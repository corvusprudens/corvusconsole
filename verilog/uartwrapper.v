==> flow/design.v <==
module uart(
    input wire CLK,
    input wire RX,
    input wire [7:0] TXbuffer,
    input wire TXstart,
    output wire TX,
    output reg [7:0] RXbuffer = 0,
    output reg RXready = 0,
    output wire TXbusy
  );
  parameter CLOCK_DIVISOR = 2;  
  reg [CLOCK_DIVISOR:0] baudAcc = 0;
  wire baudTick = baudAcc[CLOCK_DIVISOR];
  reg [3:0] TXstate = 0;
  wire TXready = (TXstate==0);
  assign TXbusy = ~TXready;
  reg [7:0] TXshift = 0;
  always @(negedge CLK) begin
    if(TXready & TXstart) TXshift <= TXbuffer;
    else if(TXstate[3] & baudTick) TXshift <= (TXshift >> 1);
    if (TXstate == 4'b0000) baudAcc <= 0;
    else baudAcc <= baudAcc[CLOCK_DIVISOR - 1:0] + 1'b1;
    case(TXstate)
      4'b0000: if(TXstart)  TXstate <= 4'b0100;
      4'b0100: if(baudTick) TXstate <= 4'b1000;  
      4'b1000: if(baudTick) TXstate <= 4'b1001;  
      4'b1001: if(baudTick) TXstate <= 4'b1010;  
      4'b1010: if(baudTick) TXstate <= 4'b1011;  
      4'b1011: if(baudTick) TXstate <= 4'b1100;  
      4'b1100: if(baudTick) TXstate <= 4'b1101;  
      4'b1101: if(baudTick) TXstate <= 4'b1110;  
      4'b1110: if(baudTick) TXstate <= 4'b1111;  
      4'b1111: if(baudTick) TXstate <= 4'b0001;  
      4'b0001: if(baudTick) TXstate <= 4'b0000;  
      default: if(baudTick) TXstate <= 4'b0000;
    endcase
  end
  assign TX = (TXstate < 4) | (TXstate[3] & TXshift[0]);
  reg [3:0] RXstate = 0;
  reg [CLOCK_DIVISOR:0] gap = 0;
  wire nextBit = gap[CLOCK_DIVISOR];
  always @(negedge CLK) begin
    case (RXstate)
      4'b0000: if (~RX) RXstate <= 4'b1000;      
      4'b1000: if (nextBit) RXstate <= 4'b1001;  
      4'b1001: if (nextBit) RXstate <= 4'b1010;  
      4'b1010: if (nextBit) RXstate <= 4'b1011;  
      4'b1011: if (nextBit) RXstate <= 4'b1100;  
      4'b1100: if (nextBit) RXstate <= 4'b1101;  
      4'b1101: if (nextBit) RXstate <= 4'b1110;  
      4'b1110: if (nextBit) RXstate <= 4'b1111;  
      4'b1111: if (nextBit) RXstate <= 4'b0001;  
      4'b0001: if (nextBit) RXstate <= 4'b0000;  
      default: RXstate <= 4'b0000;
    endcase
    if (RXstate == 4'b0000) begin
      gap <= 0;
    end else gap <= gap[CLOCK_DIVISOR - 1:0] + 1'b1;
    if (nextBit && RXstate[3]) RXbuffer <= {RX, RXbuffer[7:1]};
    RXready <= (nextBit && RXstate == 4'b0001);
  end
endmodule
module fifo8(
    input wire CLK,
    input wire [7:0] dataIn,
    input wire write,
    input wire read,
    output reg [7:0] dataOut,
    output wire full, empty
  );
  reg [7:0] buffer [255:0];
  reg [7:0] idx0;
  reg [7:0] idxn;
  reg [7:0] idx0prev;
  reg [7:0] idxnprev;
  always @(posedge CLK) begin
    if (write) begin
      buffer[idxnprev] <= dataIn;
      idxn <= idxn + 1'b1;
    end
    if (read) begin
      dataOut <= buffer[idx0prev];
      idx0 <= idx0 + 1'b1;
    end
  end
  always @(negedge CLK) begin
    if (idx0prev != idx0) begin
      idx0prev <= idx0prev + 1'b1;
    end
    if (idxnprev != idxn) begin
      idxnprev <= idxnprev + 1'b1;
    end
  end
  assign full = idx0 - idxn == 8'd1;
  assign empty = idx0 == idxn;
endmodule
module uartwrapper(
    input wire CLK,
    input wire [7:0] dataIn,
    input wire write,
    input wire read,
    output wire [15:0] dataOut,
    input wire RX,
    output wire TX
  );
  wire [7:0] dataOutWire;
  assign dataOut = {{4{1'b0}}, RXempty, RXfull, TXempty, TXfull, dataOutWire};
  wire uartread;
  wire [7:0] uartin;
  wire [7:0] uartout;
  wire uartoutwrite;
  wire TXbusy;
  wire outfull;
  wire TXfull;
  wire TXempty;
  wire RXfull;
  wire RXempty;
  fifo8 INFIFO(
      .CLK(CLK),
      .dataIn(dataIn),
      .write(write),
      .read(sendRead),
      .dataOut(uartin),
      .full(TXfull),
      .empty(TXempty)
    );
  reg sendState = 1'b0;
  reg sendRead = 1'b0;
  reg TXstart = 1'b0;
  always @(posedge CLK) begin
    case (sendState)
      1'b0:
        begin
          TXstart <= 1'b0;
          if (~TXempty & ~TXbusy) begin
            sendRead <= 1'b1;
            sendState <= 1'b1;
          end
        end
      1'b1:
        begin
          sendRead <= 1'b0;
          TXstart <= 1'b1;
          sendState <= 1'b0;
        end
    endcase
  end
  uart UART(
      .CLK(CLK),
      .RX(RX),
      .TX(TX),
      .TXbuffer(uartin),
      .TXstart(TXstart),
      .RXbuffer(uartout),
      .RXready(uartoutwrite),
      .TXbusy(TXbusy)
    );
  fifo8 OUTFIFO(
      .CLK(CLK),
      .dataIn(uartout),
      .write(uartoutwrite),
      .read(read & ~RXempty),
      .dataOut(dataOutWire),
      .full(RXfull),
      .empty(RXempty)
    );
endmodule
Reports on uartwrapper --
What the tools print for uartwrapper, step after step. Line numbers count from 1 in the design file above. Cell names lack the library's common part. A cell with - has no value.
Design: top module uartwrapper, clock port CLK, library sky130hd, corner tt_025C_1v80

Word-level counts --
Yosys after proc, flatten, opt, wreduce and memory -nomap, before mapping. Memory bits, and registers merged into a memory's read port (data or address), are not among the register bits. Print and check cells are not counted. Equal cells are merged and count once. Yosys's memory passes give these memory sizes; they may raise the number of words (mostly to a power of two), join words into wider ones and drop unused or constant bits.
Bit counts: output and inout port bits 17, input bits 12, memory bits (writable) 4096, clocked read ports x word width 16, elaborated cells 132, memories 2, register bits after elaboration 98
Memories:
- INFIFO.buffer | words 256, width 8, read ports 1, wr ports 1, line 71 | reg [7:0] buffer [255:0];
- OUTFIFO.buffer | words 256, width 8, read ports 1, wr ports 1, line 71
Operators by class: add/sub/neg operators 12, reduce/logical cells 8, order comparisons 1, equality and inequality tests 47, multiplexer cells 35, bitwise logic cells 9
Operators by type and width (number):
- 2-to-1 mux 4 bit | 21
- case mux 4 bit (select 10 bit) | 2
- == test 4 bit (second input constant) | 16
- adder 8 x 1 -> 8 bit (second input constant) | 8
- 2-to-1 mux 8 bit | 6
- != test 2 x 1 -> 1 bit (second input constant) | 18
- != test 8 bit | 4
- == test 8 x 1 -> 1 bit (second input constant) | 2
- subtractor 8 bit | 2
- == test 8 bit | 2
- AND reduction 11 bit | 1
- nonzero test 11 bit | 1
- AND reduction 10 bit | 1
- logical NOT 4 bit | 2
- adder 2 x 1 -> 3 bit (second input constant) | 2
- != test 2 bit (second input constant) | 3
- AND 1 bit | 5
- == test 4 x 1 -> 1 bit (second input constant) | 1
- less-than comparator 4 x 3 -> 1 bit (second input constant) | 1
- == test 4 x 3 -> 1 bit (second input constant) | 1
- case mux 1 bit (select 2 bit) | 2
- 2-to-1 mux 1 bit | 4
- NOT 1 bit | 3
- logical AND 1 bit | 2
- nonzero test 2 bit | 1
- OR 1 bit | 1

Depth --
Depth = most cells in a row (Yosys ltp): at word level without a register or memory, in the mapped netlist without a sequential cell, where the memories' decode and read muxes count.
Depth: depth in word-level cells 5, ABC_AREA 0, gate-level depth with buffers 13

Netlist --
Source: synth_stat.txt of the flow (Yosys; design flattened, memories mapped). It holds for the ABC_AREA given above (unset counts as 0); a run with the other value may have another netlist.
Cells by type:
- edfxtp_1 | number 4201, area in all 1.26E+05 um^2
- mux4_2 | number 827, area in all 1.86E+04 um^2
- mux2i_1 | number 546, area in all 5.47E+03 um^2
- nor2_1 | number 608, area in all 2.28E+03 um^2
- o221ai_1 | number 127, area in all 1.11E+03 um^2
- buf_6 | number 76, area in all 855.821 um^2
- clkbuf_1 | number 227, area in all 852.067 um^2
- a21oi_1 | number 153, area in all 765.734 um^2
- o22ai_1 | number 116, area in all 725.696 um^2
- a22oi_1 | number 80, area in all 600.576 um^2
- nand2_1 | number 158, area in all 593.069 um^2
- buf_2 | number 93, area in all 465.446 um^2
- buf_4 | number 60, area in all 450.432 um^2
- xor2_1 | number 51, area in all 446.678 um^2
- ha_1 | number 32, area in all 400.384 um^2
- nand3_1 | number 80, area in all 400.384 um^2
- o21ai_0 | number 72, area in all 360.346 um^2
- mux2_2 | number 31, area in all 349.085 um^2
Not listed: further types 59, cells in them 600.
Mapped netlist: area of sequential cells 126331.2 um^2, flip-flops 4210, chip area (Yosys) 165273.5 um^2, cell count 8138
By module: a second synthesis without flattening, with its own total; a netlist apart from the flattened one above.
Second synthesis, totals: cells (unflattened synthesis) 8368, area (unflattened synthesis) 166523.5 um^2
Rows give one instance, submodules left out.
By module:
- fifo8 | area 82520.4 um^2, sequential area 62700.1 um^2, times used 2, cells 4127
- uart | area 1321.3 um^2, sequential area 860.8 um^2, times used 1, cells 98
- uartwrapper | area 161.4 um^2, sequential area 70.1 um^2, times used 1, cells 16

Lab notebook: uartwrapper

Record of 2 stored runs of the RTL-to-layout flow on uartwrapper, platform sky130hd. The runs are unordered. Constraints: input delay and output delay 20% of the set period each, output load 0.01 pF.
"power" rests on the timing tool's default activity at the inputs, not on a simulated workload.
[flow run 1] settings: period_ns=16.2, CORE_UTILIZATION=51, PLACE_DENSITY_LB_ADDON=0.1, GPL_TIMING_DRIVEN=0, CTS_CLUSTER_SIZE=61, CTS_CLUSTER_DIAMETER=333, MIN_ROUTING_LAYER=met1, CAP_MARGIN=20, CORE_MARGIN=2, SLEW_MARGIN=20
[flow run 1] result: chip area after synthesis (Yosys) 165273.5 um^2, die area 328633.0 um^2, standard-cell area of the final layout 178392.0 um^2, utilization 0.552, worst setup slack after layout 1329 ps, total negative slack 0 ps, worst hold slack 410 ps, power 28349 uW
[flow run 2] settings: period_ns=10.1, SETUP_SLACK_MARGIN=2.44, CAP_MARGIN=20, CORE_MARGIN=2, CORE_UTILIZATION=40, SLEW_MARGIN=20
[flow run 2] result: chip area after synthesis (Yosys) 165273.5 um^2, die area 418344.0 um^2, standard-cell area of the final layout 196881.0 um^2, utilization 0.478, worst setup slack after layout 1172 ps, total negative slack 0 ps, worst hold slack 389 ps, power 51491 uW
